==> flow/design.v <==
`timescale 1ns / 1ps
module debouncer(input logic clk, input logic button,output logic pulse);
    logic [24:0] timer;
    typedef enum logic [1:0]{S0,S1,S2,S3} states;
    states state = S0, nextState = S0;
    logic gotInput;
    always_ff@(posedge clk)
        begin    
            state <= nextState;
            if(gotInput)
                timer <= 25000000;
            else
                timer <= timer - 1;
        end
    always_comb
        case(state)
            S0: if(button) 
                begin  
                    nextState = S1;    
                    gotInput = 1;
                end
                else begin nextState = S0; gotInput = 0; end
            S1: begin nextState = S2; gotInput = 0; end
            S2: begin nextState = S3; gotInput = 0; end
            S3: begin if(timer == 0) nextState = S0; else nextState = S3; gotInput = 0; end
            default: begin nextState = S0; gotInput = 0; end
            endcase
    assign pulse = ( state == S1 );
endmodule
# --- Step by step through the tools: debouncer ---
# Tool output for the design above, in the order of the flow.
# Line numbers count from 1 in the design file above.
# Operators carry their Yosys type and port widths (W data, S select, Z words).
# Library cell names are shortened.
setup:
  top: "debouncer"
  clk_port: "clk"
  lib: "sky130hd"
  lib_corner: "tt_025C_1v80"

# --- After elaboration ---
# Counts by Yosys on the flattened word-level netlist (proc, flatten, opt, wreduce; memories kept). Register bits leave out memories and registers merged into their read ports (data or address); mux counts leave out enables and synchronous resets folded into registers. Print and check cells are left out.
bits:
  wordCells: 14
  reg_bits: 27
  out_inout_bits: 1
op_classes:
  n_mux: 5
  reduce_and_logical: 3
  addsub: 1
  eq_ne: 3
op_table:
  columns: ["operator", "n"]
  rows:
  - ["$sub A25 B1 Y25 const B", 1]
  - ["$logic_not A25 Y1", 1]
  - ["$pmux W2 S4", 1]
  - ["$eq A2 B2 Y1 const B", 2]
  - ["$reduce_or A3 Y1", 1]
  - ["$eq A2 B1 Y1 const B", 1]
  - ["$logic_not A2 Y1", 1]
  - ["$pmux W1 S2", 1]
  - ["$mux W2", 1]
  - ["$mux W1", 2]

# --- Depth ---
# Depth = most cells in a row (Yosys ltp): at word level without a register or memory, in the mapped netlist without a sequential cell, where the memories' decode and read muxes count.
logic_depth:
  ltp_word: 3
  ABC_AREA: 0
  ltp_mapped: 7
  ltp_nobuf: 6

# --- Synthesis result ---
# Yosys stat after the flow's synthesis: flattened, memories mapped to cells. It holds for the ABC_AREA given above (unset counts as 0); a run with the other value may have another netlist.
types:
  columns: ["cell_type", "n"]
  rows:
  - ["dfxtp_1", 27]
  - ["nor2_1", 21]
  - ["xnor2_1", 6]
  - ["a21oi_1", 9]
  - ["or4_1", 5]
  - ["mux2i_1", 3]
  - ["nor3_1", 6]
  - ["o21ai_0", 6]
  - ["or3b_2", 3]
  - ["and3_1", 4]
  - ["nor4_1", 4]
  - ["or3_1", 4]
  - ["and2_1", 3]
  - ["a31o_2", 2]
  - ["clkbuf_1", 4]
  - ["inv_1", 4]
  - ["nand3_1", 3]
  - ["o31ai_1", 2]
# Not listed: further types 19, cells in them 22.
synth_totals:
  stdcells: 138
  synth_area_um2: 1212.4
  n_buf: 6
  flip_flops: 27

# --- Timing after synthesis ---
# Source: OpenSTA report_checks on the synthesized netlist (no wires, ideal clock, input and output delay 20% of the period each), path of least setup slack; recovery checks are left aside. Register names are those of the netlist, which keeps one name where synthesis merged equal registers.
synth_path:
  kind: "register -> register"
  startpoint: "register timer[0]"
  endpoint: "register state[0]"
  path_buffers: 1
  required_ps: 3448
  setup_ps: 122
  arrival_ps: 2207
  tclk_ps: 3570
  path_stages: 8
  setup_slack_ps: 1241
  path_delay_ps: 2329
  synth_period_reached_ps: 2329
# "path_delay_ps" is the arrival time less input delay plus setup time.
# "path_stages": output pins that drive a net of the path, with the launching flip-flop's if there is one; two outputs of one cell count as two.
# "synth_period_reached_ps" is the clock period less the worst setup slack; recovery checks do not enter. This is arithmetic on one report: input and output delays are still those of the set period (20% each).
# The rows between start and end are the longest chain of elaborated cells between them; the timing report does not say that the signal goes this way. Where chains are equally long, one stands for them.
# Each line given opens the expression or statement behind the cell; cells for indexed reads and writes are added by Yosys, which also makes memories of some case tables.
synth_between:
  cell_sequence: "dfxtp_1 inv_1 ha_1 or3b_2 or2_2 clkbuf_1 or4b_4 o32a_1"
  elab_chain_len: 3
  cells_between: 3
  lines_between: 2
synth_rtl:
  columns: ["item", "line", "rtl"]
  rows:
  - ["start: declaration", 3, "logic [24:0] timer;"]
  - ["start: assignment", 11, "timer <= 25000000;"]
  - ["start: assignment", 13, "timer <= timer - 1;"]
  - ["$logic_not A25 Y1", 25, "S3: begin if(timer == 0) nextState = S0; else nextState = S3; gotInput = 0; end"]
  - ["$mux W2", 25, null]
  - ["$pmux W2 S4", 16, "case(state)"]
  - ["end: assignment", 9, "state <= nextState;"]
  - ["end: declaration", 5, "states state = S0, nextState = S0;"]

# --- Worst path after layout ---
# From the final timing report of entry A: the path of least setup slack in the routed layout; clock arrival at registers is part of the times.
# The path's times are printed in steps of 10 ps; the period is the one set.
layout_path:
  kind: "register -> register"
  startpoint: "register timer[0]"
  endpoint: "register state[0]"
  required_ps: 3010
  setup_slack_ps: 500
  setup_ps: 100
  arrival_ps: 2510
  path_stages: 7
  tclk_ps: 2840
  path_buffers: 0
# The rows between start and end are the longest chain of elaborated cells between them; the timing report does not say that the signal goes this way. Where chains are equally long, one stands for them.
layout_between:
  cell_sequence: "dfxtp_1 inv_1 ha_1 or3b_2 or2_2 or4b_4 o32a_1"
  elab_chain_len: 3
  cells_between: 3
  lines_between: 2
layout_rtl:
  columns: ["item", "line", "rtl"]
  rows:
  - ["start: declaration", 3, "logic [24:0] timer;"]
  - ["start: assignment", 11, "timer <= 25000000;"]
  - ["start: assignment", 13, "timer <= timer - 1;"]
  - ["$logic_not A25 Y1", 25, "S3: begin if(timer == 0) nextState = S0; else nextState = S3; gotInput = 0; end"]
  - ["$mux W2", 25, null]
  - ["$pmux W2 S4", 16, "case(state)"]
  - ["end: assignment", 9, "state <= nextState;"]
  - ["end: declaration", 5, "states state = S0, nextState = S0;"]

# Measured results for debouncer: 2 stored runs of the Yosys and OpenROAD flow on sky130hd. The settings differ; the order carries no meaning. The constraints put input and output delay at 20% of the set period each and load the outputs with 0.01 pF.
# By "achievedPeriod_ps" is meant the clock period of the run minus its worst setup slack. This is arithmetic on one report: input and output delays are still those of the set period (20% each).
# "worstPathTime_ps": the worst setup path's part of the clock period (all of it between registers, 20% less for each end at a port) less its slack. A launch clock that arrives late makes it longer, a capture clock that arrives late makes it shorter.
# "final_power_w": no workload was simulated; the value follows from the tool's default switching activity.
# "worstPathTime_ps" is given in steps of 10 ps.
runs:
  - name: "entry A"
    settings:
      period_ns: 2.84
      CORE_UTILIZATION: 33
      PLACE_DENSITY_LB_ADDON: 0.16
      CORE_ASPECT_RATIO: 1.67
      CELL_PAD_IN_SITES_DETAIL_PLACEMENT: 0
      GPL_TIMING_DRIVEN: 1
      CTS_CLUSTER_SIZE: 62
      SLEW_MARGIN: 15
      MIN_ROUTING_LAYER: "met2"
      CAP_MARGIN: 20
      CORE_MARGIN: 2
    results:
      achievedPeriod_ps: 2341
      synthesis_area_um2: 1212.4
      final_power_w: 0.000989
      design.die.area_um2: 4191.0
      worstPathTime_ps: 2340
      worst_path_kind: "register -> register"
      worst_hold_slack_ps: 443
      setup_ws_ps: 499
      stdcell_area_um2: 1328.8
  - name: "entry B"
    settings:
      period_ns: 3.83
      CAP_MARGIN: 20
      CORE_MARGIN: 2
      CORE_UTILIZATION: 40
      SLEW_MARGIN: 20
    results:
      achievedPeriod_ps: 2349
      synthesis_area_um2: 1212.4
      final_power_w: 0.0007031
      design.die.area_um2: 3487.5
      worstPathTime_ps: 2350
      worst_path_kind: "register -> register"
      worst_hold_slack_ps: 448
      setup_ws_ps: 1481
      stdcell_area_um2: 1286.2
