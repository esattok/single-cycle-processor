==> flow/design.v <==
`timescale 1ns / 1ps
module dataMemory(input logic clk, we, reset,
                  input logic [3:0] writeAddress,
                  input logic [7:0] writeData,
                  input logic [3:0] readAddress1, readAddress2,
                  output logic [7:0] readData1, readData2);
    logic [7:0] RAM[15:0];
    initial begin
        for (int i = 0; i < 16; i++) begin
            RAM[i] = 0;
        end
    end
    always@ (posedge clk) begin
        if (we) begin
            RAM[writeAddress] <= writeData;
        end
        if (reset) begin
            for (int i = 0; i < 16; i++) begin
                RAM[i] = 0;
            end
        end
    end
    assign readData1 = RAM[readAddress1];
    assign readData2 = RAM[readAddress2];
endmodule
module tmMemory();
    logic clk, writeEnable, clear;
    logic[3:0] writeAddress, readAddress1, readAddress2;
    logic [7:0] writeData, readData1, readData2;
    dataMemory test(clk, writeEnable, clear, writeAddress, writeData, readAddress1, readAddress2, readData1, readData2);
    always begin
        clk = 1; #5;
        clk = 0; #5;
    end
    initial begin
        writeEnable = 1; clear = 0; readAddress1 = 2; readAddress2 = 14; writeAddress = 3; writeData = 20; #10;
        writeEnable = 1; clear = 0; readAddress1 = 3; readAddress2 = 14; writeAddress = 2; writeData = 15; #10;
        writeEnable = 1; clear = 0; readAddress1 = 2; readAddress2 = 3; writeAddress = 6; writeData = 57; #10;
        writeEnable = 0; clear = 1; readAddress1 = 2; readAddress2 = 14; writeAddress = 3; writeData = 20; #10;
        writeEnable = 1; clear = 0; readAddress1 = 2; readAddress2 = 3; writeAddress = 0; writeData = 20; #10;
        writeEnable = 0; clear = 0; readAddress1 = 2; readAddress2 = 3; writeAddress = 3; writeData = 20; #10;
        writeEnable = 0; clear = 0; readAddress1 = 2; readAddress2 = 0; writeAddress = 3; writeData = 20; #10;
    end
endmodule
# Tool chain data of dataMemory
# Tool output for the design above, in the order of the flow.
# Line numbers count from 1 in the design file above.
# Operators: Yosys type, input widths -> output width; for muxes data width and select width s.
# Not given: --
dict set report setup {
  top {dataMemory}
  clock_port {clk}
  library {sky130hd}
  lib_corner {tt_025C_1v80}
}

# After elaboration
# Yosys after proc, flatten, opt, wreduce and memory -nomap, before mapping. Enables and synchronous resets that opt folds into registers are not counted as muxes. Memory bits, and registers merged into a memory's read port (data or address), are not among the register bits. Print and check cells are not counted. Equal cells are merged and count once.
# Yosys's memory passes give these memory sizes; they may raise the number of words (mostly to a power of two), join words into wider ones and drop unused or constant bits.
dict set report op_classes {
  n_mux 4
}
# operator count
set op_table {}
lappend op_table {{$mux 8} 1}
lappend op_table {{$mux 4} 1}
lappend op_table {{$mux 1} 2}
dict set report bits {
  n_memories 1
  inputBits 23
  regBits 0
  ram_bits 128
  output_inout_bits 16
  word_cells 5
}
# memory words word_bits line
set memory_table {}
lappend memory_table {RAM 16 8 7} ;# logic [7:0] RAM[15:0];

# Logic depth
# Longest topological path by Yosys (ltp), each cell counted once; first at word level (registers and memories cut), then after technology mapping (sequential cells cut; the memories' decode and read muxes count).
dict set report logic_depth {
  ltp_word 1
  ABC_AREA 0
  ltp_mapped 6
  mapped_depth_nobuf 3
}

# Synthesis result
# Yosys stat after the flow's synthesis: flattened, memories mapped to cells. It holds for the ABC_AREA given above (unset counts as 0); a run with the other value may have another netlist.
dict set report mapped {
  sequential_area_um2 2562.5
  cells 754
  mapped_area_um2 6955.4
  flip_flops 128
  n_buf 106
}
# cell count type_area_um2
set types {}
lappend types {sky130_fd_sc_hd__dfxtp_1 128 2.56E+03}
lappend types {sky130_fd_sc_hd__mux4_2 46 1.04E+03}
lappend types {sky130_fd_sc_hd__nand3_1 129 645.619}
lappend types {sky130_fd_sc_hd__a21oi_1 128 640.614}
lappend types {sky130_fd_sc_hd__o21ai_0 120 600.576}
lappend types {sky130_fd_sc_hd__mux4_1 18 472.954}
lappend types {sky130_fd_sc_hd__a22oi_1 32 240.23}
lappend types {sky130_fd_sc_hd__clkbuf_1 64 240.23}
lappend types {sky130_fd_sc_hd__buf_2 28 140.134}
lappend types {sky130_fd_sc_hd__nand2_1 17 63.811}
lappend types {sky130_fd_sc_hd__buf_6 4 45.043}
lappend types {sky130_fd_sc_hd__buf_12 2 40.038}
lappend types {sky130_fd_sc_hd__o21ai_1 8 40.038}
lappend types {sky130_fd_sc_hd__nor2b_1 6 37.536}
lappend types {sky130_fd_sc_hd__buf_4 3 22.522}
lappend types {sky130_fd_sc_hd__and2_1 3 18.768}
lappend types {sky130_fd_sc_hd__buf_1 5 18.768}
lappend types {sky130_fd_sc_hd__and3b_1 2 17.517}
# Not listed: further types 7, cells in them 11.

# Worst setup path after synthesis
# OpenSTA on the mapped netlist: ideal clock, no wires. The path of least setup slack (recovery checks aside). Input and output delay are each 20% of the period. Register names are those of the netlist, which keeps one name where synthesis merged equal registers.
dict set report synth_path {
  kind {in2out}
  from {in readAddress2[1]}
  to {out readData2[5]}
  out_delay_ns 0.456
  t_required_ns 1.824
  path_buffers 3
  driving_pins 6
  path_delay_ns 1.122
  tclk_ns 2.28
  t_first_pin_ns 0.456
  input_delay_ns 0.456
  setup_slack_ns 0.246
  arrival_ns 1.578
  synth_period_reached_ns 2.034
}
# "path_delay_ns" is the arrival time less input delay plus setup time.
# At an output port there is no setup time.
# "driving_pins": output pins that drive a net of the path, with the launching flip-flop's if there is one; two outputs of one cell count as two.
# "synth_period_reached_ns" = period - worst setup slack (recovery checks aside). The figure is calculated, with input and output delays left at 20% of the set period.
# Between the ends stands the longest chain of elaborated cells between them, by number of cells; it is not shown to be the way that was timed. Of several equally long chains one is given.
# Each line given opens the expression or statement behind the cell; cells for indexed reads and writes are added by Yosys, which also makes memories of some case tables.
# The chain passes a memory read, where the word-level depth is cut; so it can be longer than that depth.
dict set report synth_between {
  path_cell_list {sky130_fd_sc_hd__buf_2 sky130_fd_sc_hd__buf_2 sky130_fd_sc_hd__buf_2 sky130_fd_sc_hd__mux4_2 sky130_fd_sc_hd__a22oi_1 sky130_fd_sc_hd__nand2_1}
  elab_chain_len 1
  cells_between 1
  lines_between 1
  cone_classes {1 x memory}
}
# item line
set synth_lines {}
lappend synth_lines {{start: declaration} 5} ;# input logic [3:0] readAddress1, readAddress2,
lappend synth_lines {{$mem_v2 16x8} 7} ;# logic [7:0] RAM[15:0];
lappend synth_lines {{end: declaration} 6} ;# output logic [7:0] readData1, readData2);

# Worst path after layout
# Path of least setup slack in the final report of entry B (OpenROAD, finished layout, wires in). Where an end is a register, its clock arrival counts in the times.
dict set report layout_path {
  kind {reg2out}
  from {mem RAM[3][1]}
  to {out readData1[1]}
  path_buffers 1
  driving_pins 5
  tclk_ns 1.84
  out_delay_ns 0.37
  setup_slack_ns -0.20
  t_first_pin_ns 0.42
  t_required_ns 1.47
  arrival_ns 1.67
}
# Between the ends stands the longest chain of elaborated cells between them, by number of cells; it is not shown to be the way that was timed. Of several equally long chains one is given.
# The chain passes a memory read, where the word-level depth is cut; so it can be longer than that depth.
dict set report layout_between {
  path_cell_list {sky130_fd_sc_hd__dfxtp_2 sky130_fd_sc_hd__mux4_2 sky130_fd_sc_hd__a22oi_2 sky130_fd_sc_hd__nand2_1 sky130_fd_sc_hd__buf_2}
  elab_chain_len 1
  cells_between 1
  lines_between 1
  cone_classes {1 x memory}
}
# item line
set layout_lines {}
lappend layout_lines {{start: declaration} 7} ;# logic [7:0] RAM[15:0];
lappend layout_lines {{$mem_v2 16x8} 7}
lappend layout_lines {{end: declaration} 6} ;# output logic [7:0] readData1, readData2);

==> runs of dataMemory <==
dataMemory through Yosys and OpenROAD on sky130hd: 2 stored runs, unordered, with their settings and measured results. The constraints put input and output delay at 20% of the set period each and load the outputs with 0.01 pF.
"period_less_ws_ns" means the clock period less the worst setup slack. The figure is calculated, with input and output delays left at 20% of the set period.
"worst_setup_path_time_ns" = time allowed to the worst setup path (clock period - input delay - output delay, where it has them) - its slack; a late launch clock adds to it, a late capture clock takes from it.
"design_power_mw" rests on the timing tool's default activity at the inputs, not on a simulated workload.

# entry A
==> flow/run.sh <==
#!/bin/bash
# the make line also repeats the synthesis and layout settings of config.mk as NAME=value (left out here)
make -C /OpenROAD-flow-scripts/flow DESIGN_CONFIG=/design/flow/config.mk WORK_HOME=/design/flow/orfs CLKGATE_MAP_FILE= finish
==> flow/config.mk <==
export PLATFORM = sky130hd
export DESIGN_NAME = dataMemory
export DESIGN_NICKNAME = dataMemory
export VERILOG_FILES = /design/flow/design.v
export SDC_FILE = /design/flow/constraint.sdc
export NUM_CORES = 4
export LEC_CHECK = 0
export CAP_MARGIN = 15
export CELL_PAD_IN_SITES_DETAIL_PLACEMENT = 2
export CORE_MARGIN = 2
export CORE_UTILIZATION = 56
export CTS_CLUSTER_SIZE = 49
export GPL_TIMING_DRIVEN = 0
export PLACE_DENSITY = 0.56
export SETUP_SLACK_MARGIN = 0.55
export SLEW_MARGIN = 25
==> flow/constraint.sdc <==
create_clock -name core_clock -period 2.28 [get_ports {clk}]
set_input_delay 0.4560 -clock core_clock [delete_from_list [all_inputs] [get_ports {clk}]]
set_output_delay 0.4560 -clock core_clock [all_outputs]
set_load 0.01 [all_outputs]

==> entry A: results <==
outcome="did not finish, placement stopped with DPL-0033"

# entry B
==> flow/run.sh <==
#!/bin/bash
# the make line also repeats the synthesis and layout settings of config.mk as NAME=value (left out here)
make -C /OpenROAD-flow-scripts/flow DESIGN_CONFIG=/design/flow/config.mk WORK_HOME=/design/flow/orfs CLKGATE_MAP_FILE= finish
==> flow/config.mk <==
export PLATFORM = sky130hd
export DESIGN_NAME = dataMemory
export DESIGN_NICKNAME = dataMemory
export VERILOG_FILES = /design/flow/design.v
export SDC_FILE = /design/flow/constraint.sdc
export NUM_CORES = 4
export LEC_CHECK = 0
export CAP_MARGIN = 5
export CORE_ASPECT_RATIO = 0.76
export CORE_MARGIN = 2
export CORE_UTILIZATION = 50
export CTS_CLUSTER_DIAMETER = 122
export CTS_CLUSTER_SIZE = 10
export GPL_TIMING_DRIVEN = 1
export MAX_ROUTING_LAYER = met5
export PLACE_DENSITY_LB_ADDON = 0.26
export SETUP_SLACK_MARGIN = 0.12
export SLEW_MARGIN = 25
==> flow/constraint.sdc <==
create_clock -name core_clock -period 1.84 [get_ports {clk}]
set_input_delay 0.3680 -clock core_clock [delete_from_list [all_inputs] [get_ports {clk}]]
set_output_delay 0.3680 -clock core_clock [all_outputs]
set_load 0.01 [all_outputs]

==> entry B: results <==
period_less_ws_ns=2.036
die_footprint_um2=14879.0
fin_ws_ns=-0.196
synthArea_um2=6955.4
final_cell_area_um2=8937.3
design_power_mw=7.288
fin_hold_ws_ns=0.390
worst_setup_path_time_ns=1.67
critical_path_type="reg2out"
timing.setup.tns_ns=-2.686
fin_util_pct=65.9
